==> flow/design.v <==
module tagby2 (u,b,a,y,x,e,clk,ldb, lda, ldx, ldy, lde, innerprod);
   output reg [6:0] u;
   input [237:0]    b;
   input [237:0]    a;
   input [135:0]    y;
   input [135:0]    x;
   input [6:0] 	    e;
   input 	    clk, ldb, lda, ldx, ldy, lde, innerprod;
   reg [237:0] 	    ch;
   reg [135:0] 	    sec;
   reg [6:0] 	    er;
   reg [6:0] 	    u;
   reg [6:0] 	    accin [1:0];
   reg [6:0] 	    accout[1:0], accinv[1:0];
   reg [6:0] 	    accunsign;
   wire [7:0] 	    acctmp[1:0];
   assign acctmp[0] = {1'b0,accinv[0]} + {1'b0,u};
   assign acctmp[1] = {1'b0,accinv[1]} + {1'b0,accout[0]};
   always @ (*) begin
      case  (sec[2:0])
	6: accin[0] <= {ch[0],ch[6:1]};
	5: accin[0] <= {ch[1:0],ch[6:2]};
	4: accin[0] <= {ch[2:0],ch[6:3]};
	3: accin[0] <= {ch[3:0],ch[6:4]};
	2: accin[0] <= {ch[4:0],ch[6:5]};
	1: accin[0] <= {ch[5:0],ch[6]};
	default: accin[0] <= ch[6:0];
      endcase  
      case  (sec[6:4])
	6: accin[1] <= {ch[0+7],ch[6+7:1+7]};
	5: accin[1] <= {ch[1+7:0+7],ch[6+7:2+7]};
	4: accin[1] <= {ch[2+7:0+7],ch[6+7:3+7]};
	3: accin[1] <= {ch[3+7:0+7],ch[6+7:4+7]};
	2: accin[1] <= {ch[4+7:0+7],ch[6+7:5+7]};
	1: accin[1] <= {ch[5+7:0+7],ch[6+7]};
	default: accin[1] <= ch[6+7:0+7];
      endcase  
      if (acctmp[0][7] == 1) begin
	 accout[0] <= acctmp[0] + 1;
      end
      else begin
	 accout[0] <= acctmp[0];
      end
      if (acctmp[1][7] == 1) begin
	 accout[1] <= acctmp[1] + 1;
      end
      else begin
	 accout[1] <= acctmp[1];
      end
      if (sec[3]) begin
	 accinv[0] <= ~(accin[0]);
      end
      else begin
	 accinv[0] <= accin[0];
      end
      if (sec[7]) begin
	 accinv[1] <= ~(accin[1]);
      end
      else begin
	 accinv[1] <= accin[1];
      end
   end  
   always @ (posedge clk) begin
      if (lde) begin
	 u <= e;
      end
      else if (innerprod) begin
	 u <= accout[1];
      end
      if (ldb) begin
	 ch <= b;
      end
      else if (lda) begin
	 ch <= a;
      end
      else if (innerprod) begin
	 ch <= {ch[13:0],ch[237:14]};
      end
      if (ldx) begin
	 sec <= x;
      end
      else if (ldy) begin
	 sec <= y;
      end
      else if (innerprod) begin
	 sec <= {sec[7:0],sec[135:8]};
      end
   end  
endmodule
======== Step by step through the tools: tagby2 ========
The steps from the RTL of tagby2 to its reports follow in flow order.
Lines are those of the file above, counted from 1.
Cell names lack the library's common part.
The mark -- stands for no value.
design
  top module .............................. tagby2
  clock input ............................. clk
  cell library ............................ sky130hd
  library corner .......................... tt_025C_1v80

======== Elaborated design ========
Yosys after proc, flatten, opt, wreduce and memory -nomap, before mapping. Print and check cells are not counted. Equal cells are merged and count once.
word-level totals
  flip-flop bits (word level) ............. 381
cells by class
  add/sub/neg operators ................... 4
  equality and inequality tests ........... 12
  mux-type cells .......................... 14
  bitwise gates (word level) .............. 2
  reduce/logical cells .................... 3
operators by type and width
  operator                                                        number
  238-bit 2-to-1 mux                                              3
  136-bit 2-to-1 mux                                              3
  7-bit parallel mux with 6-bit select                            2
  7-bit 2-to-1 mux                                                6
  3-bit equality test with constant B                             6
  7-bit by 7-bit adder with 8-bit output                          2
  7-bit by 1-bit adder with 7-bit output with constant B          2
  7-bit inverter                                                  2
  3-bit by 2-bit equality test with 1-bit output with constant B  4
  3-bit by 1-bit equality test with 1-bit output with constant B  2
  3-bit nonzero test                                              2
  2-bit nonzero test                                              1

======== Logic depth ========
Longest topological path by Yosys (ltp), each cell counted once; first at word level (registers and memories cut), then after technology mapping (sequential cells cut; the memories' decode and read muxes count).
depth
  depth after elaboration ................. 12
  ABC_AREA ................................ 0
  depth in mapped cells ................... 22
  mapped depth without buffers ............ 20

======== Synthesis result ========
Source: synth_stat.txt of the flow (Yosys; design flattened, memories mapped). It holds for the ABC_AREA given above (unset counts as 0); a run with the other value may have another netlist.
mapped netlist
  standard cells after synthesis .......... 1899
  synthesis area .......................... 20867.5 µm²
  mapped flip-flops ....................... 381
  buffers ................................. 142
cells by type
  type      number
  edfxtp_1  381
  mux2i_1   386
  o21ai_0   396
  nand2_1   407
  buf_2     58
  clkbuf_1  72
  ha_1      16
  xnor2_1   22
  xor2_1    13
  a21oi_1   21
  nor2_1    18
  buf_6     5
  nand3_1   11
  inv_1     12
  mux4_2    2
  a31oi_1   7
  fa_1      2
  nand2b_1  5
Other cell types: 39; their cells: 65.

======== Timing after synthesis ========
Source: OpenSTA report_checks on the synthesized netlist (no wires, ideal clock, input and output delay 20% of the period each), path of least setup slack; recovery checks are left aside. Register names are those of the netlist, which keeps one name where synthesis merged equal registers.
timing path post-synthesis
  path kind ............................... input-to-reg
  start point ............................. input ldb
  end point ............................... register ch[0]
  period .................................. 15000 ps
  input delay ............................. 3000 ps
  setup time .............................. 615 ps
  launch time at the first pin ............ 3000 ps
  data arrival time ....................... 8604 ps
  slack ................................... 5781 ps
  delay of the path ....................... 6219 ps
  driving pins on the path ................ 4
  synthesis period reached ................ 9219 ps
"delay of the path" is the arrival time less input delay plus setup time.
"driving pins on the path" counts driving pins, that of a launching flip-flop among them; a cell with two outputs on the path counts twice.
"synthesis period reached" is the clock period less the worst setup slack; recovery checks do not enter. This is arithmetic on one report: input and output delays are still those of the set period (20% each).
The rows between start and end are the longest chain of elaborated cells between them; the timing report does not say that the signal goes this way. Where chains are equally long, one stands for them.
Each line given opens the expression or statement behind the cell; cells for indexed reads and writes are added by Yosys, which also makes memories of some case tables.
At most two assigning lines are given for a register; there are more.
The path ends at the enable pin of a flip-flop; only ways to that pin are counted.
on the way, post-synthesis
  cells stage by stage .................... buf_2 -> buf_2 -> buf_2 -> or3_1
  length of the longest elaborated chain .. 1
RTL lines, path post-synthesis
  item                line  source
  from (decl)         8     input clk, ldb, lda, ldx, ldy, lde, innerprod;
  3-bit nonzero test  --
  to (assign)         71    ch <= b;
  to (assign)         74    ch <= a;
  to (decl)           9     reg [237:0] ch;

======== Worst path after layout ========
From the final timing report of job 2: the path of least setup slack in the routed layout; clock arrival at registers is part of the times.
The path's times are printed in steps of 10 ps; the period is the one set.
timing path after layout
  path kind ............................... reg-to-reg
  start point ............................. register sec[1]
  end point ............................... register u[6]
  period .................................. 8730 ps
  setup time .............................. 260 ps
  launch time at the first pin ............ 580 ps
  data arrival time ....................... 5340 ps
  slack ................................... 3680 ps
  driving pins on the path ................ 20
The rows between start and end are the longest chain of elaborated cells between them; the timing report does not say that the signal goes this way. Where chains are equally long, one stands for them.
At most two assigning lines are given for a register; there are more.
on the way, after layout
  cells stage by stage .................... edfxtp_1 -> mux2i_1 -> mux2i_1 -> o21ai_0 -> xnor2_1 -> ha_1 -> a21o_1 -> nand4_1 -> nand3_1 -> a31o_2 -> xor2_1 -> ha_1 -> inv_1 -> fa_1 -> nand2b_1 -> a21oi_1 -> xor2_1 -> nand4b_1 -> xnor2_1 -> o21ai_1
  length of the longest elaborated chain .. 12
RTL lines, path after layout
  item                                            line  source
  from (decl)                                     10    reg [135:0] sec;
  from (assign)                                   80    sec <= x;
  from (assign)                                   83    sec <= y;
  3-bit by 1-bit equality test with 1-bit output  20    case  (sec[2:0])
  7-bit parallel mux with 6-bit select            20
  7-bit inverter                                  51    accinv[0] <= ~(accin[0]);
  7-bit 2-to-1 mux                                50    if (sec[3]) begin
  7-bit by 7-bit adder with 8-bit output          17    assign acctmp[0] = {1'b0,accinv[0]} + {1'b0,u};
  7-bit by 1-bit adder with 7-bit output          39    accout[0] <= acctmp[0] + 1;
  7-bit 2-to-1 mux                                38    if (acctmp[0][7] == 1) begin
  7-bit by 7-bit adder with 8-bit output          18    assign acctmp[1] = {1'b0,accinv[1]} + {1'b0,accout[0]};
  7-bit by 1-bit adder with 7-bit output          45    accout[1] <= acctmp[1] + 1;
  7-bit 2-to-1 mux                                44    if (acctmp[1][7] == 1) begin
  7-bit 2-to-1 mux                                67    else if (innerprod) begin
  7-bit 2-to-1 mux                                64    if (lde) begin
  to (assign)                                     65    u <= e;
  to (assign)                                     68    u <= accout[1];
  to (decl)                                       2     output reg [6:0] u;

Add stored flow runs of tagby2

2 stored runs of tagby2 in the flow (synthesis by Yosys, layout by OpenROAD, sky130hd cells), in arbitrary order. Constraints: input delay and output delay 20% of the set period each, output load 0.01 pF.
"period achieved" means the clock period less the worst setup slack. The figure is calculated, with input and output delays left at 20% of the set period.
By "critical setup path time" is meant the share of the clock period that the worst setup path is allowed (20% is reserved at inputs, 20% at outputs), minus its slack. Clock arrival times at its registers enter into it.
"total power after layout" is the tool's figure for a default switching activity; nothing was simulated.
"critical setup path time" is given in steps of 10 ps.

======== job 1 ========
==> flow/run.sh <==
#!/bin/bash
# the make line also repeats the synthesis and layout settings of config.mk as NAME=value (left out here)
make -C /OpenROAD-flow-scripts/flow DESIGN_CONFIG=/design/flow/config.mk WORK_HOME=/design/flow/orfs CLKGATE_MAP_FILE= finish
==> flow/config.mk <==
export PLATFORM = sky130hd
export DESIGN_NAME = tagby2
export DESIGN_NICKNAME = tagby2
export VERILOG_FILES = /design/flow/design.v
export SDC_FILE = /design/flow/constraint.sdc
export NUM_CORES = 4
export LEC_CHECK = 0
export CAP_MARGIN = 30
export CORE_ASPECT_RATIO = 1.29
export CORE_MARGIN = 10
export CORE_UTILIZATION = 69
export CTS_CLUSTER_DIAMETER = 348
export CTS_CLUSTER_SIZE = 67
export GPL_ROUTABILITY_DRIVEN = 1
export MIN_ROUTING_LAYER = met1
export PLACE_DENSITY_LB_ADDON = 0.1
export SETUP_SLACK_MARGIN = 1.39
export SLEW_MARGIN = 20
==> flow/constraint.sdc <==
create_clock -name core_clock -period 8.18 [get_ports {clk}]
set_input_delay 1.6360 -clock core_clock [delete_from_list [all_inputs] [get_ports {clk}]]
set_output_delay 1.6360 -clock core_clock [all_outputs]
set_load 0.01 [all_outputs]

-------- job 1 --------
  no results, placement failed with PPL-0024

======== job 2 ========
==> flow/run.sh <==
#!/bin/bash
# the make line also repeats the synthesis and layout settings of config.mk as NAME=value (left out here)
make -C /OpenROAD-flow-scripts/flow DESIGN_CONFIG=/design/flow/config.mk WORK_HOME=/design/flow/orfs CLKGATE_MAP_FILE= finish
==> flow/config.mk <==
export PLATFORM = sky130hd
export DESIGN_NAME = tagby2
export DESIGN_NICKNAME = tagby2
export VERILOG_FILES = /design/flow/design.v
export SDC_FILE = /design/flow/constraint.sdc
export NUM_CORES = 4
export LEC_CHECK = 0
export CAP_MARGIN = 20
export CORE_MARGIN = 2
export CORE_UTILIZATION = 40
export SETUP_SLACK_MARGIN = 2.28
export SLEW_MARGIN = 20
==> flow/constraint.sdc <==
create_clock -name core_clock -period 8.73 [get_ports {clk}]
set_input_delay 1.7460 -clock core_clock [delete_from_list [all_inputs] [get_ports {clk}]]
set_output_delay 1.7460 -clock core_clock [all_outputs]
set_load 0.01 [all_outputs]

-------- measured, job 2 --------
  area of the synthesized netlist ......... 20867.5 µm²
  standard-cell area after layout ......... 30397.9 µm²
  overall die area ........................ 54012.1 µm²
  setup total negative slack .............. 0 ps
  final design utilization ................ 59.1%
  critical setup path time ................ 5050 ps
  worst setup path kind ................... reg-to-reg
  total power after layout ................ 6418 uW
  period achieved ......................... 5047 ps
  worst hold slack ........................ 599 ps
  setup slack of the worst path ........... 3683 ps
