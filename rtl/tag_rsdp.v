==> flow/design.v <==
module tag (u,b,a,y,x,e,clk,ldb, lda, ldx, ldy, lde, innerprod);
   output reg [6:0] u;
   input [237:0]    b;
   input [237:0]    a;
   input [135:0]    y;
   input [135:0]    x;
   input [6:0] 	    e;
   input 	    clk, ldb, lda, ldx, ldy, lde, innerprod;
   reg [237:0] 	    ch;
   reg [135:0] 	    sec;
   reg [6:0] 	    er;
   reg [6:0] 	    u;
   reg [6:0] 	    accin;
   reg [6:0] 	    accout, accinv;
   reg [6:0] 	    accunsign;
   wire [7:0] 	    acctmp;
   assign acctmp = {1'b0,accinv} + {1'b0,u};
   always @ (*) begin
          case  (sec[2:0])
	    6: accin <= {ch[0],ch[6:1]};
	    5: accin <= {ch[1:0],ch[6:2]};
	    4: accin <= {ch[2:0],ch[6:3]};
	    3: accin <= {ch[3:0],ch[6:4]};
	    2: accin <= {ch[4:0],ch[6:5]};
	    1: accin <= {ch[5:0],ch[6]};
	    default: accin <= ch[6:0];
	  endcase  
          if (acctmp[7] == 1) begin
	     accout <= acctmp + 1;
	  end
          else begin
	     accout <= acctmp;
	  end
          if (sec[3]) begin
	     accinv <= ~(accin);
	  end
          else begin
	     accinv <= accin;
	  end
   end  
   always @ (posedge clk) begin
          if (lde) begin
	     u <= e;
	  end
          else if (innerprod) begin
	     u <= accout;
	  end
          if (ldb) begin
	     ch <= b;
	  end
          else if (lda) begin
	     ch <= a;
	  end
          else if (innerprod) begin
	     ch <= {ch[6:0],ch[237:7]};
	  end
          if (ldx) begin
	     sec <= x;
	  end
          else if (ldy) begin
	     sec <= y;
	  end
          else if (innerprod) begin
	     sec <= {sec[3:0],sec[135:4]};
	  end
   end  
   endmodule
# ---- Tool chain data of tag
# Tool output for the design above, in the order of the flow.
# Line numbers count from 1 in the design file above.
# Library cell names are shortened.
# A cell with - has no value.
dict set report setup {
  top_module {tag}
  clock_port {clk}
  lib {sky130hd}
  corner {tt_025C_1v80}
}

# ---- Word level
# Counts by Yosys on the flattened word-level netlist (proc, flatten, opt, wreduce; memories kept). Register bits leave out memories and registers merged into their read ports (data or address). Print and check cells are left out. Cells with the same type and inputs are merged into one.
dict set report op_classes {
  addsub 2
  equal 6
  muxes 11
  n_logic 1
  reduce_and_logical 3
}
# cell count
set op_table {}
lappend op_table {{two-way mux 238 bit} 3}
lappend op_table {{two-way mux 136 bit} 3}
lappend op_table {{parallel mux 7 bit (select 6 bit)} 1}
lappend op_table {{two-way mux 7 bit} 4}
lappend op_table {{== test 3 bit (second input constant)} 3}
lappend op_table {{adder 7 x 7 -> 8 bit} 1}
lappend op_table {{adder 7 x 1 -> 7 bit (second input constant)} 1}
lappend op_table {{NOT 7 bit} 1}
lappend op_table {{== test 3 x 2 -> 1 bit (second input constant)} 2}
lappend op_table {{nonzero test 3 bit} 2}
lappend op_table {{== test 3 x 1 -> 1 bit (second input constant)} 1}
lappend op_table {{nonzero test 2 bit} 1}
dict set report word_totals {
  reg_bits 381
  output_inout_bits 7
}

# ---- Depth
# Yosys ltp: most cells in a row. Word level: on the elaborated netlist, between registers, memories and ports. Mapped: between sequential cells and ports; inverters and the memories' decode and read muxes count.
dict set report depth {
  word_depth 9
  ABC_AREA 1
  mapped_depth 21
  mapped_depth_nobuf 21
}

# ---- Synthesis result
# The flow's flattened synthesis, as Yosys stat reports it; memories are mapped. The netlist is that of the ABC_AREA named above (0 if unset); the other value can give another one.
# Totals and module areas in this step are rounded.
dict set report synth_totals {
  cells 2259
  synth_area_um2 19800
  seqArea_um2 11400
  ffs 381
  n_buf 170
}
# cell count type_area_um2
set by_type {}
lappend by_type {edfxtp_1 381 1.14E+04}
lappend by_type {a21oi_1 757 3.79E+03}
lappend by_type {nand2_1 448 1.68E+03}
lappend by_type {nor2_1 386 1448.89}
lappend by_type {clkbuf_1 92 345.331}
lappend by_type {buf_2 48 240.23}
lappend by_type {nand3_1 28 140.134}
lappend by_type {inv_1 34 127.622}
lappend by_type {buf_1 29 108.854}
lappend by_type {o22ai_1 17 106.352}
lappend by_type {ha_1 8 100.096}
lappend by_type {nand3b_1 7 52.55}
lappend by_type {nand4_1 5 31.28}
lappend by_type {fa_1 1 20.019}
lappend by_type {o21ai_1 4 20.019}
lappend by_type {o21ai_4 1 16.266}
lappend by_type {nor3_2 1 10.01}
lappend by_type {o21ai_0 2 10.01}
# Not listed: further types 9, cells in them 10.

# ---- Path before layout
# OpenSTA on the mapped netlist: ideal clock, no wires. The path of least setup slack (recovery checks aside). Input and output delay are each 20% of the period. Register names are those of the netlist, which keeps one name where synthesis merged equal registers.
dict set report synth_timing {
  path_type {input to register}
  startpoint {input port lda}
  endpoint {register ch[0]}
  tclk_ns 7.41
  t_arrival_ns 7.433
  required_ns 4.975
  setup_slack_ns -2.458
  delay_ns 8.386
  driving_pins 5
  n_path_buf 3
  synth_period_reached_ns 9.868
}
# "delay_ns" is the arrival time less input delay plus setup time.
# "driving_pins" counts driving pins, that of a launching flip-flop among them; a cell with two outputs on the path counts twice.
# "synth_period_reached_ns" = period - worst setup slack (recovery checks aside). The figure is calculated, with input and output delays left at 20% of the set period.
# Between the ends stands the longest chain of elaborated cells between them, by number of cells; it is not shown to be the way that was timed. Of several equally long chains one is given.
# Each line given opens the expression or statement behind the cell; cells for indexed reads and writes are added by Yosys, which also makes memories of some case tables.
# At most two assigning lines are given for a register; there are more.
# Only ways into the end's enable, where the timed path ends, are counted here.
dict set report synth_via {
  path_cell_list {buf_2 -> clkinv_1 -> buf_2 -> buf_1 -> nand3_1}
  elab_chain_cells 1
  cone_cells 1
  cone_classes {reduce/logical: 1}
}
# element line_no
set synth_rtl {}
lappend synth_rtl {{start, declared} 8} ;# input clk, ldb, lda, ldx, ldy, lde, innerprod;
lappend synth_rtl {{nonzero test 3 bit} -}
lappend synth_rtl {{end, assigned} 49} ;# ch <= b;
lappend synth_rtl {{end, assigned} 52} ;# ch <= a;
lappend synth_rtl {{end, declared} 9} ;# reg [237:0] ch;

# ---- Worst path after layout
# From the final timing report of stored run 1: the path of least setup slack in the routed layout; clock arrival at registers is part of the times.
dict set report layout_timing {
  path_type {input to register}
  startpoint {input port ldx}
  endpoint {register sec[94]}
  tclk_ns 7.81
  t_arrival_ns 4.20
  required_ns 8.10
  setup_slack_ns 3.90
  driving_pins 7
  n_path_buf 5
}
# Between the ends stands the longest chain of elaborated cells between them, by number of cells; it is not shown to be the way that was timed. Of several equally long chains one is given.
# At most two assigning lines are given for a register; there are more.
# Only ways into the end's enable, where the timed path ends, are counted here.
dict set report layout_via {
  path_cell_list {clkdlybuf4s50_1 -> inv_1 -> clkbuf_1 -> clkbuf_1 -> nand3_4 -> buf_16 -> buf_16}
  elab_chain_cells 1
  cone_cells 1
  cone_classes {reduce/logical: 1}
}
# element line_no
set layout_rtl {}
lappend layout_rtl {{start, declared} 8} ;# input clk, ldb, lda, ldx, ldy, lde, innerprod;
lappend layout_rtl {{nonzero test 3 bit} -}
lappend layout_rtl {{end, assigned} 58} ;# sec <= x;
lappend layout_rtl {{end, assigned} 61} ;# sec <= y;
lappend layout_rtl {{end, declared} 10} ;# reg [135:0] sec;

Settings and measured results of 2 stored flow runs for module tag (sky130hd), not sorted in any way. The constraints put input and output delay at 20% of the set period each and load the outputs with 0.01 pF.
"period_reached_ns" means the clock period less the worst setup slack. The figure is calculated, with input and output delays left at 20% of the set period.
By "worst_path_time_ns" is meant the share of the clock period that the worst setup path is allowed (20% is reserved at inputs, 20% at outputs), minus its slack. Clock arrival times at its registers enter into it.
By "design_power_uw" is meant OpenSTA's value without simulated activity: inputs other than the clock are taken to toggle once in ten clock periods, and the tool carries that through the logic.
Results are given in rounded form.

[flow] stored run 1: files
==> flow/run.sh <==
#!/bin/bash
# the make line also repeats the synthesis and layout settings of config.mk as NAME=value (left out here)
make -C /OpenROAD-flow-scripts/flow DESIGN_CONFIG=/design/flow/config.mk WORK_HOME=/design/flow/orfs CLKGATE_MAP_FILE= finish
==> flow/config.mk <==
export PLATFORM = sky130hd
export DESIGN_NAME = tag
export DESIGN_NICKNAME = tag
export VERILOG_FILES = /design/flow/design.v
export SDC_FILE = /design/flow/constraint.sdc
export NUM_CORES = 4
export LEC_CHECK = 0
export ABC_AREA = 1
export CAP_MARGIN = 20
export CELL_PAD_IN_SITES_GLOBAL_PLACEMENT = 1
export CORE_ASPECT_RATIO = 0.82
export CORE_MARGIN = 7
export CORE_UTILIZATION = 23
export CTS_CLUSTER_DIAMETER = 335
export CTS_CLUSTER_SIZE = 42
export GPL_ROUTABILITY_DRIVEN = 1
export GPL_TIMING_DRIVEN = 0
export MIN_ROUTING_LAYER = met1
export PLACE_DENSITY_LB_ADDON = 0.29
export SETUP_SLACK_MARGIN = 0.51
export SLEW_MARGIN = 10
==> flow/constraint.sdc <==
create_clock -name core_clock -period 7.81 [get_ports {clk}]
set_input_delay 1.5620 -clock core_clock [delete_from_list [all_inputs] [get_ports {clk}]]
set_output_delay 1.5620 -clock core_clock [all_outputs]
set_load 0.01 [all_outputs]

[flow] stored run 1: metrics
[metrics] period_reached_ns = 3.907
[metrics] post_synth_area_um2 = 19800
[metrics] design_power_uw = 4940
[metrics] worst_path_time_ns = 2.34
[metrics] worst_path_kind = input to register
[metrics] timing.setup.tns_ns = 0.000
[metrics] final_stdcell_area_um2 = 29500
[metrics] layout_utilization_pct = 34.6
[metrics] total_die_area_um2 = 94300
[metrics] worst_setup_slack_ns = 3.90

[flow] stored run 2: files
==> flow/run.sh <==
#!/bin/bash
# the make line also repeats the synthesis and layout settings of config.mk as NAME=value (left out here)
make -C /OpenROAD-flow-scripts/flow DESIGN_CONFIG=/design/flow/config.mk WORK_HOME=/design/flow/orfs CLKGATE_MAP_FILE= finish
==> flow/config.mk <==
export PLATFORM = sky130hd
export DESIGN_NAME = tag
export DESIGN_NICKNAME = tag
export VERILOG_FILES = /design/flow/design.v
export SDC_FILE = /design/flow/constraint.sdc
export NUM_CORES = 4
export LEC_CHECK = 0
export CAP_MARGIN = 5
export CELL_PAD_IN_SITES_GLOBAL_PLACEMENT = 3
export CORE_MARGIN = 2
export CORE_UTILIZATION = 57
export GPL_TIMING_DRIVEN = 1
export PLACE_DENSITY_LB_ADDON = 0.28
export SLEW_MARGIN = 20
export TNS_END_PERCENT = 35
==> flow/constraint.sdc <==
create_clock -name core_clock -period 12.8 [get_ports {clk}]
set_input_delay 2.5600 -clock core_clock [delete_from_list [all_inputs] [get_ports {clk}]]
set_output_delay 2.5600 -clock core_clock [all_outputs]
set_load 0.01 [all_outputs]

[flow] stored run 2: no final report: placement broke off with FLW-0024
